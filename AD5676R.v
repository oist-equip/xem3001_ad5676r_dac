==> flow/design.v <==
`timescale 1ns / 1ps
module AD5676R  
  #(parameter DATA_WIDTH=24)
  (
    input rst_inv,  
    input clk,
    input [DATA_WIDTH-1:0] da_data,
    output reg da_sdin,
    output reg da_sync_inv  
    );
  localparam
    STATE_INIT = 2'd0,
    STATE_WRITE = 2'd1,
    STATE_CONV = 2'd2,
    STATE_CONV_WAIT = 2'd3;  
  localparam   STATE_REG_WIDTH = 2;
  reg [DATA_WIDTH-1:0] da_buf;
  reg [STATE_REG_WIDTH-1:0] current_state;
  reg [4:0] counter;
  function [STATE_REG_WIDTH-1:0] next_state(
    input [STATE_REG_WIDTH-1:0] state,
    input write_done
  );
    begin
     next_state = state;
     case(state)
      STATE_INIT:
        next_state = STATE_WRITE;
      STATE_WRITE:
        if (write_done) next_state = STATE_CONV;
      STATE_CONV:
        next_state = STATE_CONV_WAIT;
      STATE_CONV_WAIT:
        next_state = STATE_INIT;
     endcase
    end  
  endfunction
  assign write_done = (counter == DATA_WIDTH-1);
  always @(posedge clk, negedge rst_inv)
  if (rst_inv == 1'd0)
    begin
      da_buf <= {DATA_WIDTH{1'b0}};
      da_sdin <= 1'b0;
      current_state <= STATE_INIT;
      da_sync_inv <= 1'd1;
    end
  else
    begin
      current_state <= next_state(current_state, write_done);
      case(current_state)
        STATE_INIT:
          begin
            counter <= 5'd0;
            da_buf <= da_data;
          end
        STATE_WRITE:
          begin
            if (counter == 0) da_sync_inv <= 1'd0; 
            da_sdin <= da_buf[DATA_WIDTH-1]; 
            da_buf <= da_buf<<1;
            counter <= counter + 5'd1;
          end
        STATE_CONV:
          begin
            da_sync_inv <= 1'd1;  
            da_sdin <= 1'd0;
          end
        STATE_CONV_WAIT:  
          begin
          end
      endcase
    end
endmodule
# Tool chain data of AD5676R
# The steps from the RTL of AD5676R to its reports follow in flow order.
# Line numbers count from 1 in the design file above.
# Cell names lack the library's common part.
setup:
  design: "AD5676R"
  clock_port: "clk"
  lib: "sky130hd"
  corner: "tt_025C_1v80"

# Word-level counts
# Source: Yosys, flattened and elaborated, memories not mapped. Widths are those after wreduce. Registers that Yosys merges into a memory's read port (data or address) are not register bits. Print and check cells do not count. Equal cells are merged and count once.
bits:
  out_inout_bits: 2
  elab_cells: 25
  regBits: 33
  inputBits: 26
classes:
  n_addsub: 1
  equal: 6
  reduce_logical: 6
  mux: 7
ops:
  columns: ["cell", "n"]
  rows:
  - ["case mux 24 bit (select 2 bit)", 1]
  - ["case mux 5 bit (select 2 bit)", 1]
  - ["case mux 2 bit (select 4 bit)", 1]
  - ["adder 5 x 1 -> 5 bit (second input constant)", 1]
  - ["equality test 5 bit (second input constant)", 1]
  - ["logical NOT 5 bit", 1]
  - ["equality test 2 bit (second input constant)", 2]
  - ["!= test 2 bit (second input constant)", 2]
  - ["AND reduction 2 bit", 2]
  - ["nonzero test 2 bit", 2]
  - ["case mux 1 bit (select 2 bit)", 2]
  - ["equality test 2 x 1 -> 1 bit (second input constant)", 1]
  - ["logical NOT 2 bit", 1]
  - ["two-way mux 2 bit", 1]
  - ["two-way mux 1 bit", 1]

# Logic depth
# Yosys ltp: most cells in a row. Word level: on the elaborated netlist, between registers, memories and ports. Mapped: between sequential cells and ports; inverters and the memories' decode and read muxes count.
logic_depth:
  depth_word: 3
  abc_area: 0
  mapped_depth: 5
  mapped_depth_nobuf: 5

# Netlist
# Source: synth_stat.txt of the flow (Yosys; design flattened, memories mapped). It holds for the ABC_AREA given above (unset counts as 0); a run with the other value may have another netlist.
# The area totals of this step are shown rounded.
by_type:
  columns: ["cell_type", "n", "type_area_um2"]
  rows:
  - ["dfrtp_1", 28, 700.672]
  - ["mux2i_1", 26, 260.25]
  - ["edfxtp_1", 5, 150.144]
  - ["o21ai_0", 23, 115.11]
  - ["nand2_1", 23, 86.333]
  - ["dfstp_2", 2, 52.55]
  - ["nor2_1", 8, 30.029]
  - ["ha_1", 2, 25.024]
  - ["buf_6", 2, 22.522]
  - ["clkbuf_1", 5, 18.768]
  - ["xor2_1", 2, 17.517]
  - ["nor4b_2", 1, 15.014]
  - ["inv_1", 3, 11.261]
  - ["nand3_1", 2, 10.01]
  - ["nand4b_1", 1, 8.758]
  - ["xnor2_1", 1, 8.758]
  - ["a21o_1", 1, 7.507]
  - ["buf_4", 1, 7.507]
# Not listed: further types 4, cells in them 4.
mapped:
  synth_area_um2: 1572
  seq_area_um2: 903.4
  ff_cells: 35
  buf_cells: 9
  cells: 140

# Worst setup path after synthesis
# OpenSTA on the mapped netlist: ideal clock, no wires. The path of least setup slack (recovery checks aside). Input and output delay are each 20% of the period. Register names are those of the netlist, which keeps one name where synthesis merged equal registers.
synth_path:
  path_kind: "register to register"
  start: "register current_state"
  end: "register counter[0]"
  n_path_buf: 2
  driving_pins: 4
  t_arrival_ns: 1.020
  t_first_pin_ns: 0.000
  setup_time_ns: 0.313
  required_ns: 1.027
  path_slack_ns: 0.007
  delay_ns: 1.333
  clock_period_ns: 1.34
  synth_period_reached_ns: 1.333
# "delay_ns" = arrival - input delay + setup time.
# "driving_pins" counts driving pins, that of a launching flip-flop among them; a cell with two outputs on the path counts twice.
# "synth_period_reached_ns" is the clock period less the worst setup slack; recovery checks do not enter. This is arithmetic on one report: input and output delays are still those of the set period (20% each).
# Where an end lacks its bit number, it is one bit of the signal, or one of the new flip-flops if synthesis recoded a state register.
synth_between:
  path_cell_list: "dfstp_2 > buf_4 > buf_6 > o21a_1"
synth_rtl:
  columns: ["element", "line_no", "source"]
  rows:
  - ["start, declared", 18, "reg [STATE_REG_WIDTH-1:0] current_state;"]
  - ["start, assigned", 44, "current_state <= STATE_INIT;"]
  - ["start, assigned", 49, "current_state <= next_state(current_state, write_done);"]
  - ["end, assigned", 53, "counter <= 5'd0;"]
  - ["end, assigned", 61, "counter <= counter + 5'd1;"]
  - ["end, declared", 19, "reg [4:0] counter;"]
# No chain of elaborated cells between the ends is given.

# Path in the finished layout
# From the final timing report of stored run 1: the path of least setup slack in the routed layout; clock arrival at registers is part of the times.
layout_path:
  path_kind: "register to output"
  start: "register da_sdin"
  end: "output port da_sdin"
  path_slack_ns: 0.10
  n_path_buf: 1
  driving_pins: 2
  t_first_pin_ns: 0.31
  clock_period_ns: 1.36
  output_delay_ns: 0.27
  t_arrival_ns: 0.99
  required_ns: 1.09
# At most two assigning lines are given for a register; there are more.
layout_between:
  path_cell_list: "dfrtp_1 > dlygate4sd2_1"
  elab_chain_cells: 0
  cone_cells: 0
  cone_lines: 0
layout_rtl:
  columns: ["element", "line_no", "source"]
  rows:
  - ["start, declared", 8, "output reg da_sdin,"]
  - ["start, assigned", 43, "da_sdin <= 1'b0;"]
  - ["start, assigned", 59, "da_sdin <= da_buf[DATA_WIDTH-1];"]
  - ["end, declared", 8, null]

# Module AD5676R, platform sky130hd: 2 stored runs of the flow (Yosys, OpenROAD) with differing settings, in no particular order. Input and output delays are each 20% of the period that was set; the output load is 0.01 pF.
# By "achieved_clock_period_ns" is meant the clock period of the run minus its worst setup slack. This is arithmetic on one report: input and output delays are still those of the set period (20% each).
# By "worst_path_time_ns" is meant the share of the clock period that the worst setup path is allowed (20% is reserved at inputs, 20% at outputs), minus its slack. Clock arrival times at its registers enter into it.
# By "power.total_uw" is meant OpenSTA's value without simulated activity: inputs other than the clock are taken to toggle once in ten clock periods, and the tool carries that through the logic.
# Measured values are rounded.
runs:
  - name: "stored run 1"
    settings:
      period_ns: 1.36
      CORE_UTILIZATION: 49
      CAP_MARGIN: 20
      CORE_MARGIN: 2
      SLEW_MARGIN: 20
    results:
      finalCellArea_um2: 1936
      achieved_clock_period_ns: 1.260
      die_area_um2: 3676
      post_route_util_pct: 63.4
      worst_path_time_ns: 0.99
      worstPathKind: "register to output"
      tns_setup_ns: 0.000
      power.total_uw: 1669
      synthesis_area_um2: 1572
      final_setup_ws_ns: 0.100
  - name: "stored run 2"
    settings:
      period_ns: 1.74
      CORE_UTILIZATION: 52
      PLACE_DENSITY: 0.55
      CORE_ASPECT_RATIO: 1.5
      CORE_MARGIN: 9
      CELL_PAD_IN_SITES_DETAIL_PLACEMENT: 0
      GPL_TIMING_DRIVEN: 0
      CTS_CLUSTER_SIZE: 91
      CTS_CLUSTER_DIAMETER: 297
      CAP_MARGIN: 40
      MAX_ROUTING_LAYER: "met4"
      SLEW_MARGIN: 20
    results:
      finalCellArea_um2: 1969
      achieved_clock_period_ns: 1.518
      die_area_um2: 5366
      post_route_util_pct: 67.6
      worst_path_time_ns: 1.17
      worstPathKind: "register to output"
      tns_setup_ns: 0.000
      power.total_uw: 1453
      synthesis_area_um2: 1572
      final_setup_ws_ns: 0.222
